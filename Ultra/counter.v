==> flow/design.v <==
`timescale 1ns / 1ps
module counter(
    input clk,
    input reset,
    output reg[3:0] digit0,
    output reg[3:0] digit1,
    output reg[3:0] digit2,
    output reg[3:0] digit3
    );
	always @ (posedge clk)
		begin
			if(reset)
				begin
					digit0 <= 0;
					digit1 <= 0;
					digit2 <= 0;
					digit3 <= 0;
				end
			else begin
				if (digit0 < 4'b1001)
					digit0 <= digit0 + 1;
				else begin
					digit0 <= 0;
					if (digit1 < 4'b1001)
						digit1 <= digit1 + 1;
					else begin
						digit1 <= 0;
						if (digit2 < 4'b1001)
							digit2 <= digit2 + 1;
						else begin
							digit2 <= 0;
							if (digit3 < 4'b1001)
								digit3 <= digit3 + 1;
							else
								digit3 <= 0;
						end
					end
				end
			end
		end
endmodule
**Tool chain data of counter**

Tool output for the design above, in the order of the flow.
Lines are those of the file above, counted from 1.
Cell names lack the library's common part.
The mark -- stands for no value.

- Top: counter
- Clock: clk
- Cell library: sky130hd
- Timing corner: tt_025C_1v80

**Elaborated design**

Source: Yosys, flattened and elaborated, memories not mapped. Widths are those after wreduce. Registers that Yosys merges into a memory's read port (data or address) are not register bits. Print and check cells do not count. Equal cells are merged and count once.

- Register bits after elaboration: 16
- Input port bits: 2
- Output and inout bits: 16
- Elaborated cells: 21

- $add $sub $neg: 4
- $lt $le $gt $ge: 4
- Mux-type cells: 3
- Bitwise gates (word level): 3
- Reductions and logical operators: 3

Operator list:

| operator | number |
|---|---|
| adder 4 x 1 -> 4 bit with constant B | 4 |
| < comparator 4 bit with constant B | 4 |
| 2-to-1 mux 4 bit | 3 |
| NOT 1 bit | 3 |
| AND reduction 3 bit | 1 |
| AND reduction 2 bit | 1 |
| OR reduction 2 bit | 1 |

**Depth**

Longest topological path by Yosys (ltp), each cell counted once; first at word level (registers and memories cut), then after technology mapping (sequential cells cut; the memories' decode and read muxes count).

- Depth after elaboration: 3
- ABC_AREA: 1
- Gate-level depth with buffers: 10
- Depth with buffers taken out: 10

**Synthesis result**

Source: synth_stat.txt of the flow (Yosys; design flattened, memories mapped). It holds for the ABC_AREA given above (unset counts as 0); a run with the other value may have another netlist.

Cells by type:

| type | number | area in all (um2) |
|---|---|---|
| dfxtp_1 | 16 | 320.307 |
| ha_1 | 8 | 100.096 |
| nand2_1 | 25 | 93.84 |
| inv_1 | 19 | 71.318 |
| nand2_4 | 4 | 45.043 |
| a21oi_1 | 7 | 35.034 |
| nor2_1 | 6 | 22.522 |
| nand3_1 | 4 | 20.019 |
| nor2_8 | 1 | 20.019 |
| nand3_4 | 1 | 17.517 |
| xor2_1 | 2 | 17.517 |
| a21oi_4 | 1 | 16.266 |
| nor3_1 | 3 | 15.014 |
| nand4_1 | 2 | 12.512 |
| nand3_2 | 1 | 10.01 |
| nor3_2 | 1 | 10.01 |
| o21ai_0 | 2 | 10.01 |
| a21oi_2 | 1 | 8.758 |

Not listed: further types 6, cells in them 7.

- Mapped cells: 111
- Mapped area: 889.6 um2
- Area of sequential cells: 320.3 um2
- Flip-flop cells: 16
- Buffer cells: 0

**Worst setup path after synthesis**

Path of least setup slack by OpenSTA after synthesis, without wires, with an ideal clock, recovery checks aside; 20% of the period is set as input and as output delay. Where synthesis merged equal registers, the netlist keeps one of their names.

- Kind: register to register
- From: register digit2[0]
- To: register digit3[2]
- Clock period: 2.02 ns
- Setup time: 0.109 ns
- Time at the first pin: 0.000 ns
- Arrival: 1.236 ns
- Required time: 1.911 ns
- Slack: 0.675 ns
- Path delay: 1.345 ns
- Stages: 9
- Path buffers: 0
- Synthesis period reached: 1.345 ns

"path delay" = arrival - input delay + setup time.
"stages" counts driving pins, that of a launching flip-flop among them; a cell with two outputs on the path counts twice.
"synthesis period reached" = period - worst setup slack (recovery checks aside). The figure is calculated, with input and output delays left at 20% of the set period.
The rows between start and end are the longest chain of elaborated cells between them; the timing report does not say that the signal goes this way. Where chains are equally long, one stands for them.
Each line given opens the expression or statement behind the cell; cells for indexed reads and writes are added by Yosys, which also makes memories of some case tables.
A register here has more assigning lines than the two given.

- Cell sequence: dfxtp_1 inv_1 ha_1 a21oi_4 nand3_4 nand2_4 nand2_1 nand2_1 inv_1
- Cells in the longest elaborated chain: 3
- Elaborated cells between the ends (all ways): 3
- RTL lines with such cells: 1
- Classes of those cells: compare: 1; logic: 1; reduce/logical: 1

Ends and longest elaborated chain, after synthesis:

| item | RTL line | source |
|---|---|---|
| start: declaration | 7 | `output reg[3:0] digit2,` |
| start: assignment | 16 | `digit2 <= 0;` |
| start: assignment | 29 | `digit2 <= digit2 + 1;` |
| < comparator 4 bit | 28 | `if (digit2 < 4'b1001)` |
| NOT 1 bit | -- |  |
| AND reduction 3 bit | -- |  |
| end: assignment | 33 | `digit3 <= digit3 + 1;` |
| end: assignment | 35 | `digit3 <= 0;` |
| end: declaration | 8 | `output reg[3:0] digit3` |

**Worst path after layout**

Path of least setup slack in the final report of run 1 (OpenROAD, finished layout, wires in). Where an end is a register, its clock arrival counts in the times.

- Kind: register to output
- From: register digit1[1]
- To: output digit1[1]
- Clock period: 1.49 ns
- Output delay: 0.30 ns
- Time at the first pin: 0.25 ns
- Arrival: 0.97 ns
- Required time: 1.19 ns
- Slack: 0.22 ns
- Stages: 3
- Path buffers: 2

A register here has more assigning lines than the two given.

- Cell sequence: dfxtp_2 buf_4 dlygate4sd2_1
- Cells in the longest elaborated chain: 0
- Elaborated cells between the ends (all ways): 0
- RTL lines with such cells: 0

Ends and longest elaborated chain, post-layout:

| item | RTL line | source |
|---|---|---|
| start: declaration | 6 | `output reg[3:0] digit1,` |
| start: assignment | 15 | `digit1 <= 0;` |
| start: assignment | 25 | `digit1 <= digit1 + 1;` |
| end: declaration | 6 |  |

Stored flow runs of counter (2 of them; Yosys, OpenROAD, sky130hd). They differ in their settings and are not a sequence. Constraints: input delay and output delay 20% of the set period each, output load 0.01 pF.

### Run 1

==> flow/run.sh <==
#!/bin/bash
# the make line also repeats the synthesis and layout settings of config.mk as NAME=value (left out here)
make -C /OpenROAD-flow-scripts/flow DESIGN_CONFIG=/design/flow/config.mk WORK_HOME=/design/flow/orfs CLKGATE_MAP_FILE= finish
==> flow/config.mk <==
export PLATFORM = sky130hd
export DESIGN_NAME = counter
export DESIGN_NICKNAME = counter
export VERILOG_FILES = /design/flow/design.v
export SDC_FILE = /design/flow/constraint.sdc
export NUM_CORES = 4
export LEC_CHECK = 0
export ABC_AREA = 1
export CAP_MARGIN = 20
export CELL_PAD_IN_SITES_GLOBAL_PLACEMENT = 2
export CORE_ASPECT_RATIO = 0.77
export CORE_MARGIN = 6
export CORE_UTILIZATION = 17
export CTS_CLUSTER_DIAMETER = 230
export PLACE_DENSITY_LB_ADDON = 0.24
export SETUP_SLACK_MARGIN = 0.22
export SLEW_MARGIN = 25
==> flow/constraint.sdc <==
create_clock -name core_clock -period 1.49 [get_ports {clk}]
set_input_delay 0.2980 -clock core_clock [delete_from_list [all_inputs] [get_ports {clk}]]
set_output_delay 0.2980 -clock core_clock [all_outputs]
set_load 0.01 [all_outputs]

Results of run 1:
- Worst hold slack in the final report: 0.486 ns
- Setup slack of the worst path: 0.224 ns
- Netlist area reported by Yosys: 889.6 um2
- Die size: 7127.9 um2
- Standard-cell area after layout: 1411.3 um2
- Final design utilization: 0.288

### Run 2

==> flow/run.sh <==
#!/bin/bash
# the make line also repeats the synthesis and layout settings of config.mk as NAME=value (left out here)
make -C /OpenROAD-flow-scripts/flow DESIGN_CONFIG=/design/flow/config.mk WORK_HOME=/design/flow/orfs CLKGATE_MAP_FILE= finish
==> flow/config.mk <==
export PLATFORM = sky130hd
export DESIGN_NAME = counter
export DESIGN_NICKNAME = counter
export VERILOG_FILES = /design/flow/design.v
export SDC_FILE = /design/flow/constraint.sdc
export NUM_CORES = 4
export LEC_CHECK = 0
export CAP_MARGIN = 20
export CELL_PAD_IN_SITES_DETAIL_PLACEMENT = 0
export CORE_MARGIN = 3
export CORE_UTILIZATION = 56
export GPL_ROUTABILITY_DRIVEN = 1
export GPL_TIMING_DRIVEN = 1
export SLEW_MARGIN = 25
==> flow/constraint.sdc <==
create_clock -name core_clock -period 1.95 [get_ports {clk}]
set_input_delay 0.3900 -clock core_clock [delete_from_list [all_inputs] [get_ports {clk}]]
set_output_delay 0.3900 -clock core_clock [all_outputs]
set_load 0.01 [all_outputs]

Results of run 2:
- Worst hold slack in the final report: 0.526 ns
- Setup slack of the worst path: 0.146 ns
- Netlist area reported by Yosys: 892.1 um2
- Die size: 2107.7 um2
- Standard-cell area after layout: 1109.8 um2
- Final design utilization: 0.793
